==> flow/design.v <==
module cnt16(clk,rst,en,cout,dout,add);
  input clk,en,rst,add;
  output [15:0] dout;
  output cout;
  reg [15:0] data;
  reg cout;
always@(posedge clk or negedge rst)
  begin
    if(!rst) data<=0;
    else if(en)
  begin
  if(add==1)
    begin
    if(data<65535) data<=data+1;
    else data<=16'h0000;
    end
  else if(add==0)
    begin
    if(data!=0) data<=data-1;
    else data<=16'hffff;
    end
  end
  end
always@(data)
  begin
    if(add==1)
  begin
      if(data==16'hffff) cout=1'b1;
      else cout=1'b0;
  end
    else if(add==0)  cout=1'b0;
  end
assign dout=data;
endmodule
Tool chain data of cnt16
Tool output for the design above, in the order of the flow.
Line numbers count from 1 in the design file above.
Cell names lack the library's common part.
{ "design": {"top_module": "cnt16", "clk_port": "clk", "cell_library": "sky130hd", "lib_corner": "tt_025C_1v80"} }

Word level
Yosys after proc, flatten, opt, wreduce and memory -nomap, before mapping. Enables and synchronous resets that opt folds into registers are not counted as muxes. Memory bits, and registers merged into a memory's read port (data or address), are not among the register bits. Print and check cells are not counted. Equal cells are merged and count once.
{ "op_classes": {"addsub": 2, "n_cmp": 1, "n_reduce_logical": 1, "n_mux": 5, "n_eq": 1} }
{ "op_table": {"columns": ["operator", "n"], "rows": [
  ["16-bit 2-to-1 mux", 3],
  ["16-bit by 1-bit adder with 16-bit output with constant B", 1],
  ["16-bit by 1-bit subtractor with 16-bit output with constant B", 1],
  ["16-bit less-than comparator with constant B", 1],
  ["16-bit == test with constant B", 1],
  ["16-bit nonzero test", 1],
  ["1-bit 2-to-1 mux", 2]
]} }
{ "bits": {"reg_bits": 16, "inputBits": 4, "elab_cells": 11, "output_inout_bits": 17} }

Logic depth
Depth = most cells in a row (Yosys ltp): at word level without a register or memory, in the mapped netlist without a sequential cell, where the memories' decode and read muxes count.
{ "logic_depth": {"word_depth": 3, "abc_area": 0, "ltp_mapped": 8} }

Mapped cells and area
Yosys stat after the flow's synthesis: flattened, memories mapped to cells. It holds for the ABC_AREA given above (unset counts as 0); a run with the other value may have another netlist.
{ "types": {"columns": ["cell_type", "n", "type_area_um2"], "rows": [
  ["dfrtp_1", 16, 400.384],
  ["o21ai_0", 17, 85.082],
  ["nand2_1", 22, 82.579],
  ["a21oi_1", 14, 70.067],
  ["nor4_4", 3, 63.811],
  ["nor3_1", 9, 45.043],
  ["nor2_1", 11, 41.29],
  ["mux2i_1", 4, 40.038],
  ["nand3_1", 8, 40.038],
  ["ha_1", 3, 37.536],
  ["nand4_1", 6, 37.536],
  ["and3_1", 5, 31.28],
  ["buf_2", 6, 30.029],
  ["a2111oi_4", 1, 27.526],
  ["o32ai_1", 3, 26.275],
  ["xnor2_1", 3, 26.275],
  ["xor2_1", 3, 26.275],
  ["clkbuf_1", 6, 22.522]
]} }
Not listed: further types 31, cells in them 47.
{ "synth_totals": {"area_um2": 1498.9, "n_buf": 13, "ffs": 16, "stdcells": 187} }

Timing after synthesis
Source: OpenSTA report_checks on the synthesized netlist (no wires, ideal clock, input and output delay 20% of the period each), path of least setup slack; recovery checks are left aside. Register names are those of the netlist, which keeps one name where synthesis merged equal registers.
{ "synth_path": {"path_kind": "flip-flop to output port", "startpoint": "register data[8]", "endpoint": "output cout", "t_required_ns": 1.552, "delay_ns": 1.629, "arrival_time_ns": 1.629, "path_buffers": 1, "slack_ns": -0.077, "period_ns": 1.94, "path_stages": 5, "period_less_setup_slack_ns": 2.017} }
"delay_ns" = arrival - input delay + setup time.
At an output port there is no setup time.
"path_stages" counts driving pins, that of a launching flip-flop among them; a cell with two outputs on the path counts twice.
"period_less_setup_slack_ns" is the clock period less the worst setup slack; recovery checks do not enter. This is arithmetic on one report: input and output delays are still those of the set period (20% each).
Between the ends stands the longest chain of elaborated cells between them, by number of cells; it is not shown to be the way that was timed. Of several equally long chains one is given.
A line is the first line of the expression or statement that the cell stems from. Yosys adds cells for indexed reads and writes and turns some case tables into memories.
A register here has more assigning lines than the two given.
{ "synth_via": {"path_cell_list": "dfrtp_1 -> buf_2 -> nand4_4 -> or2_2 -> nor4_1", "elab_chain_len": 3, "cone_cells": 3, "cone_classes": "eq/ne (1); mux (2)"} }
{ "synth_rtl": {"columns": ["element", "line_no", "rtl"], "rows": [
  ["start, declared", 5, "reg [15:0] data;"],
  ["start, assigned", 14, "if(data<65535) data<=data+1;"],
  ["start, assigned", 19, "if(data!=0) data<=data-1;"],
  ["16-bit == test", 28, "if(data==16'hffff) cout=1'b1;"],
  ["1-bit 2-to-1 mux", 28, null],
  ["1-bit 2-to-1 mux", null, null],
  ["end, declared", 4, "output cout;"]
]} }

Path in the finished layout
From the final timing report of job 1: the path of least setup slack in the routed layout; clock arrival at registers is part of the times.
{ "layout_path": {"path_kind": "flip-flop to flip-flop", "startpoint": "register data[1]", "endpoint": "register data[14]", "period_ns": 1.44, "path_stages": 9, "t_required_ns": 1.62, "path_buffers": 1, "slack_ns": -0.46, "setup_time_ns": 0.08, "arrival_time_ns": 2.08} }
Between the ends stands the longest chain of elaborated cells between them, by number of cells; it is not shown to be the way that was timed. Of several equally long chains one is given.
A register here has more assigning lines than the two given.
{ "layout_via": {"path_cell_list": "dfrtp_2 -> buf_6 -> inv_4 -> ha_4 -> nor4b_4 -> nand2_2 -> or3_4 -> o32ai_2 -> mux2i_1", "elab_chain_len": 3, "cone_cells": 7, "cone_classes": "add/sub (2); compare (1); mux (3); reduce/logical (1)"} }
{ "layout_rtl": {"columns": ["element", "line_no", "rtl"], "rows": [
  ["start, declared", 5, "reg [15:0] data;"],
  ["start, assigned", 14, "if(data<65535) data<=data+1;"],
  ["start, assigned", 19, "if(data!=0) data<=data-1;"],
  ["16-bit by 1-bit subtractor with 16-bit output", 19, null],
  ["16-bit 2-to-1 mux", 19, null],
  ["16-bit 2-to-1 mux", 12, "if(add==1)"],
  ["end, assigned", 14, null],
  ["end, assigned", 19, null],
  ["end, declared", 5, null]
]} }

Hand-over note for cnt16

Flow measurements of cnt16 on sky130hd: 2 stored runs with different settings, listed in no order. Input and output delays are each 20% of the period that was set; the output load is 0.01 pF.
"achieved clock period (ns)": clock period set for the run, less the worst setup slack. It is reckoned from that one timing run; input and output delays stay at 20% of the period that was set.
"worst setup path time (ns)" means the part of the period allowed to the worst setup path (the constraints hold back 20% at inputs and 20% at outputs) less its slack; where the path has registers, the arrival times of their clocks count too.
"finish__power__total": no workload was simulated; the value follows from the tool's default switching activity.

settings of job 1
{
  "period_ns": 1.44,
  "CORE_UTILIZATION": 26,
  "SETUP_SLACK_MARGIN": 0.29,
  "CORE_ASPECT_RATIO": 1.08,
  "TNS_END_PERCENT": 5,
  "ABC_AREA": 0,
  "MIN_ROUTING_LAYER": "met1",
  "MAX_ROUTING_LAYER": "met5",
  "CAP_MARGIN": 20,
  "CORE_MARGIN": 2,
  "SLEW_MARGIN": 20
}
report of job 1
yosys chip area after synthesis (um^2): 1498.9
finish__design__die__area: 6388.7
finish__design__instance__area__stdcell: 2526.2
finish__design__instance__utilization: 0.4564
finish__timing__setup__ws: -0.458
finish__timing__setup__tns: -5.731
finish__timing__hold__ws: 0.348
finish__power__total: 3.539e-03
achieved clock period (ns): 1.898
worst setup path time (ns): 1.90
worst setup path kind: flip-flop to flip-flop

settings of job 2
{
  "period_ns": 2.19,
  "SETUP_SLACK_MARGIN": 0.33,
  "CAP_MARGIN": 20,
  "CORE_MARGIN": 2,
  "CORE_UTILIZATION": 40,
  "SLEW_MARGIN": 20
}
report of job 2
yosys chip area after synthesis (um^2): 1498.9
finish__design__die__area: 4253.0
finish__design__instance__area__stdcell: 2553.7
finish__design__instance__utilization: 0.7028
finish__timing__setup__ws: 0.226
finish__timing__setup__tns: 0.000
finish__timing__hold__ws: 0.511
finish__power__total: 2.355e-03
achieved clock period (ns): 1.964
worst setup path time (ns): 1.96
worst setup path kind: flip-flop to flip-flop

End of note.
